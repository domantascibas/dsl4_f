==> flow/design.v <==
`timescale 1ns / 1ps
module Timer(
	input CLK,
	input RST,
	input [7:0] BUS_ADDR,
	inout [7:0] BUS_DATA,
	input BUS_WE,
	input BUS_INTERRUPT_ACK,
	output BUS_INTERRUPT_RAISE
   );
	parameter [7:0]	TimerBaseAddr				= 8'hF0;		 
	parameter			InitialInterruptRate		= 100;		 
	parameter			InitialInterruptEnable	= 1'b1;		 
	reg [7:0] interrupt_rate[1:0];
	wire [15:0] complete_rate;
	assign complete_rate = {interrupt_rate[1], interrupt_rate[0]};
	reg [7:0] buff_bus_data;
	reg [7:0] Out;
	reg [31:0] timer;
	reg state_counter;
	parameter idle_state = 0;
	parameter high_written = 1;
	always@(posedge CLK) begin
	    if(BUS_WE)
	        buff_bus_data <= BUS_DATA;
	end
	always @ (posedge CLK) begin
		if (RST) begin
			interrupt_rate[0] <= InitialInterruptRate;
			interrupt_rate[1] <= 0;
			state_counter <= idle_state;
	    end
		else if ((BUS_ADDR == TimerBaseAddr + 8'h04) & BUS_WE) begin
			if(state_counter == idle_state)
			    state_counter <= high_written;
		end else if((BUS_ADDR == TimerBaseAddr + 8'h05) & BUS_WE) begin
		    if(state_counter == high_written) begin
			    state_counter <= idle_state;
			    interrupt_rate[1] <= buff_bus_data;
			    interrupt_rate[0] <= BUS_DATA;
			end
        end
    end
    always@(posedge CLK) begin
        if((BUS_ADDR == TimerBaseAddr + 8'h04) & (BUS_WE == 1'b0))
            Out <= interrupt_rate[1];
        else if((BUS_ADDR == TimerBaseAddr + 8'h05) & (BUS_WE == 1'b0))
            Out <= interrupt_rate[0];
        else
            Out <= timer[7:0];
    end
	reg interrupt_en;
	always @ (posedge CLK) begin
		if (RST)
			interrupt_en <= InitialInterruptEnable;
		else if ((BUS_ADDR == TimerBaseAddr + 8'h03) & BUS_WE)
			interrupt_en <= BUS_DATA[0];
		end
	reg [31:0] down_counter;
	always @ (posedge CLK) begin
		if (RST)
			down_counter <= 1'b0;
		else begin
			if (down_counter == 32'd49999)
				down_counter <= 32'd0;
			else
				down_counter <= down_counter + 1;
			end
		end
	always @ (posedge CLK) begin
		if (RST | (BUS_ADDR == TimerBaseAddr + 8'h02))
			timer <= 32'd0;
		else begin
			if (down_counter == 32'd0)
				timer <= timer + 1;
			else
				timer <= timer;
			end
		end
	reg target_reached;
	reg [31:0] last_time;
	always @ (posedge CLK) begin
		if (RST) begin
			target_reached <= 1'b0;
			last_time <= 32'd0;
			end
		else if ((last_time + complete_rate) == timer) begin
			if (interrupt_en)
				target_reached <= 1'b1;
			last_time <= timer;
			end
		else
			target_reached <= 1'b0;
		end
	reg interrupt;
	always @ (posedge CLK) begin
		if (RST)
			interrupt <= 1'b0;
		else if (target_reached)
			interrupt <= 1'b1;
		else if (BUS_INTERRUPT_ACK)
			interrupt <= 1'b0;
		end
	assign BUS_INTERRUPT_RAISE = interrupt;
	reg transmit_timer_value;
	always @ (posedge CLK) begin
		if ((BUS_ADDR == TimerBaseAddr) || (BUS_ADDR == (TimerBaseAddr + 8'h04)) || (BUS_ADDR == (TimerBaseAddr + 8'h05)))
			transmit_timer_value <= 1'b1;
		else
			transmit_timer_value <= 1'b0;
		end
    assign BUS_DATA = (transmit_timer_value) ? Out:8'hZZ;
endmodule
Step by step through the tools: Timer. What the tools print for Timer, step after step. Line numbers count from 1 in the design file above. Operators carry their Yosys type and port widths (W data, S select, Z words). A cell with -- has no value.

Design top: Timer. Clock port: CLK. Cell library: sky130hd. Timing corner: tt_025C_1v80.

Word level. Counts by Yosys on the flattened word-level netlist (proc, flatten, opt, wreduce). Print and check cells are left out. Cells with the same type and inputs are merged into one.

For flip-flop bits (word level) the number is 133. The figure for bits in latches is 0. For RAM bits the number is 0. The entry for ROM bits reads 0. For clocked read ports x word width the number is 0. Under memories kept stands 0. The figure for input port bits is 12. Output and inout port bits: 9. Under word-level cells stands 47.

For add/subtract/negate cells the number is 3. The entry for $mul reads 0. Div/mod/pow operators: 0. The entry for order comparisons reads 0. The figure for equality and inequality tests is 7. Under shift-type cells stands 0. The entry for multiplexer cells reads 8. Bitwise operators: 9. Under reductions and logical operators stands 8.

Operators with widths (number): $add A32 B1 Y32 const B (2); $eq A8 B8 Y1 const B (5); $add A32 B16 Y32 (1); $eq A32 B16 Y1 const B (1); $eq A32 B32 Y1 (1); $logic_not A32 Y1 (1); $mux W8 (3); $and A1 B1 Y1 (5); $mux W1 (5); $reduce_bool A2 Y1 (2); $reduce_or A2 Y1 (2); $not A1 Y1 (3); $reduce_and A3 Y1 (1); $logic_or A1 B1 Y1 (2); $or A1 B1 Y1 (1).

Depth. Longest topological path by Yosys (ltp), each cell counted once; first at word level (registers and memories cut), then after technology mapping (sequential cells cut; the memories' decode and read muxes count).

The entry for depth in word-level cells reads 4. The entry for ABC_AREA reads 0. Under mapped depth stands 12. For mapped depth without buffers the number is 11.

Synthesis result. Yosys stat after the flow's synthesis: flattened, memories mapped to cells. It holds for the ABC_AREA given above (unset counts as 0); a run with the other value may have another netlist.

The entry for mapped cells reads 854. Chip area (Yosys): 7250.7 um^2. For area of sequential cells the number is 2722.6 um^2. For flip-flops the number is 132. Buffer cells: 37.

Cell types: sky130_fd_sc_hd__dfxtp_1 (number 124, area in all 2.48E+03 um^2); sky130_fd_sc_hd__mux2i_1 (number 43, area in all 430.413 um^2); sky130_fd_sc_hd__nand2b_1 (number 67, area in all 419.152 um^2); sky130_fd_sc_hd__xor2_1 (number 47, area in all 411.645 um^2); sky130_fd_sc_hd__xnor2_1 (number 45, area in all 394.128 um^2); sky130_fd_sc_hd__nor2_1 (number 100, area in all 375.36 um^2); sky130_fd_sc_hd__nand2_1 (number 85, area in all 319.056 um^2); sky130_fd_sc_hd__a21oi_1 (number 52, area in all 260.25 um^2); sky130_fd_sc_hd__edfxtp_1 (number 8, area in all 240.23 um^2); sky130_fd_sc_hd__ha_1 (number 19, area in all 237.728 um^2); sky130_fd_sc_hd__nand3_1 (number 37, area in all 185.178 um^2); sky130_fd_sc_hd__nand4_1 (number 23, area in all 143.888 um^2); sky130_fd_sc_hd__o21ai_0 (number 23, area in all 115.11 um^2); sky130_fd_sc_hd__clkbuf_1 (number 29, area in all 108.854 um^2); sky130_fd_sc_hd__and3_1 (number 14, area in all 87.584 um^2); sky130_fd_sc_hd__a21o_1 (number 11, area in all 82.579 um^2); sky130_fd_sc_hd__or3_1 (number 11, area in all 68.816 um^2); sky130_fd_sc_hd__nor3_1 (number 12, area in all 60.058 um^2).

Not listed: further types 51, cells in them 104.

Path before layout. OpenSTA on the mapped netlist: ideal clock, no wires. The path of least setup slack (recovery checks aside). Input and output delay are each 20% of the period. Register names are those of the netlist, which keeps one name where synthesis merged equal registers.

Path kind: register -> register. Start: register interrupt_rate[0][0]. End: register last_time[10]. The figure for period is 3290 ps. The figure for library setup time is 72 ps. Under launch time at the first pin stands 0 ps. The entry for data arrival time reads 3429 ps. The entry for data required time reads 3218 ps. The figure for slack is -211 ps. Under path delay stands 3501 ps. Stages on the path: 13. The figure for buffers on the path is 1. Synthesis period reached: 3501 ps.

"path delay" = arrival - input delay + setup time. "stages on the path" counts driving pins, that of a launching flip-flop among them; a cell with two outputs on the path counts twice. "synthesis period reached" = period - worst setup slack (recovery checks aside). The figure is calculated, with input and output delays left at 20% of the set period. The rows between start and end are the longest chain of elaborated cells between them; the timing report does not say that the signal goes this way. Where chains are equally long, one stands for them. A line is the first line of the expression or statement that the cell stems from. Yosys adds cells for indexed reads and writes and turns some case tables into memories.

Cell sequence: sky130_fd_sc_hd__dfxtp_1 -> sky130_fd_sc_hd__ha_1 -> sky130_fd_sc_hd__fa_1 -> sky130_fd_sc_hd__a21o_1 -> sky130_fd_sc_hd__and3_2 -> sky130_fd_sc_hd__o21ai_2 -> sky130_fd_sc_hd__a21oi_2 -> sky130_fd_sc_hd__o21ba_1 -> sky130_fd_sc_hd__a221o_1 -> sky130_fd_sc_hd__or4_4 -> sky130_fd_sc_hd__nor4_4 -> sky130_fd_sc_hd__buf_6 -> sky130_fd_sc_hd__mux2i_1. The figure for length of the longest elaborated chain is 2. The entry for elaborated cells on any way between the ends reads 2. Under source lines of those cells stands 1. Classes of those cells: add/sub: 1; eq/ne: 1.

Ends and longest elaborated chain, after synthesis: start, declared (line 14) `reg [7:0] interrupt_rate[1:0];`; start, assigned (line 29) `interrupt_rate[0] <= InitialInterruptRate;`; start, assigned (line 40) `interrupt_rate[0] <= BUS_DATA;`; $add A32 B16 Y32 (line 87) `else if ((last_time + complete_rate) == timer) begin`; $eq A32 B32 Y1 (line 87); end, assigned (line 85) `last_time <= 32'd0;`; end, assigned (line 90) `last_time <= timer;`; end, declared (line 81) `reg [31:0] last_time;`.

Timing after layout. Path of least setup slack in the final report of flow run A (OpenROAD, finished layout, wires in). Where an end is a register, its clock arrival counts in the times. The path's times are printed in steps of 10 ps; the period is the one set.

Path kind: register -> register. Start: register interrupt_rate[0][0]. End: register last_time[4]. The figure for period is 3970 ps. The figure for library setup time is 80 ps. Under launch time at the first pin stands 410 ps. The entry for data arrival time reads 4160 ps. The entry for data required time reads 4310 ps. The figure for slack is 140 ps. Stages on the path: 13. The figure for buffers on the path is 1.

The rows between start and end are the longest chain of elaborated cells between them; the timing report does not say that the signal goes this way. Where chains are equally long, one stands for them.

Cell sequence: sky130_fd_sc_hd__dfxtp_1 -> sky130_fd_sc_hd__ha_1 -> sky130_fd_sc_hd__fa_1 -> sky130_fd_sc_hd__a21o_1 -> sky130_fd_sc_hd__and3_2 -> sky130_fd_sc_hd__o21ai_2 -> sky130_fd_sc_hd__nand2_1 -> sky130_fd_sc_hd__o311ai_0 -> sky130_fd_sc_hd__o21ai_0 -> sky130_fd_sc_hd__or4_4 -> sky130_fd_sc_hd__nor4_4 -> sky130_fd_sc_hd__buf_4 -> sky130_fd_sc_hd__mux2i_1. The figure for length of the longest elaborated chain is 2. The entry for elaborated cells on any way between the ends reads 2. Under source lines of those cells stands 1. Classes of those cells: add/sub: 1; eq/ne: 1.

Ends and longest elaborated chain, after layout: start, declared (line 14) `reg [7:0] interrupt_rate[1:0];`; start, assigned (line 29) `interrupt_rate[0] <= InitialInterruptRate;`; start, assigned (line 40) `interrupt_rate[0] <= BUS_DATA;`; $add A32 B16 Y32 (line 87) `else if ((last_time + complete_rate) == timer) begin`; $eq A32 B32 Y1 (line 87); end, assigned (line 85) `last_time <= 32'd0;`; end, assigned (line 90) `last_time <= timer;`; end, declared (line 81) `reg [31:0] last_time;`.

# Flow runs of Timer

Below are 2 stored runs of the flow (Yosys, OpenROAD; platform sky130hd) on Timer, each with its settings and what was measured, unordered. Constraints: input delay and output delay 20% of the set period each, output load 0.01 pF. "worst setup path time" = time allowed to the worst setup path (clock period - input delay - output delay, where it has them) - its slack; a late launch clock adds to it, a late capture clock takes from it. "power consumption" rests on the timing tool's default activity at the inputs, not on a simulated workload. "worst setup path time" is given in steps of 10 ps.

Flow run A has these settings: period_ns 3.97; SETUP_SLACK_MARGIN -0.17; CAP_MARGIN 20; CORE_MARGIN 2; CORE_UTILIZATION 40; SLEW_MARGIN 20. The cell area after synthesis comes to 7,250.7 um^2. The utilization of the finished layout comes to 45.5%. The summed negative setup slack is 0 ps. The worst setup path time comes to 3,830 ps. Kind of the worst setup path: register -> register. The measured power consumption is 2.940 mW. The worst setup slack after layout stands at 143 ps. The die area comes to 19,219.7 um^2. The worst hold slack stands at 468 ps.

Flow run B has these settings: period_ns 6.11; CORE_UTILIZATION 54; SETUP_SLACK_MARGIN -0.57; PLACE_DENSITY_LB_ADDON 0.19; CORE_ASPECT_RATIO 0.54; ABC_AREA 1; CTS_CLUSTER_DIAMETER 338; MIN_ROUTING_LAYER met1; CAP_MARGIN 20; CORE_MARGIN 2; SLEW_MARGIN 20. The worst setup path time comes to 3,940 ps. Kind of the worst setup path: register -> register. The cell area after synthesis comes to 8,314.2 um^2. The measured power consumption is 1.987 mW. The worst hold slack stands at 472 ps. The die area comes to 16,452.3 um^2. The worst setup slack after layout stands at 2,174 ps. The summed negative setup slack is 0 ps. The utilization of the finished layout comes to 60.4%.
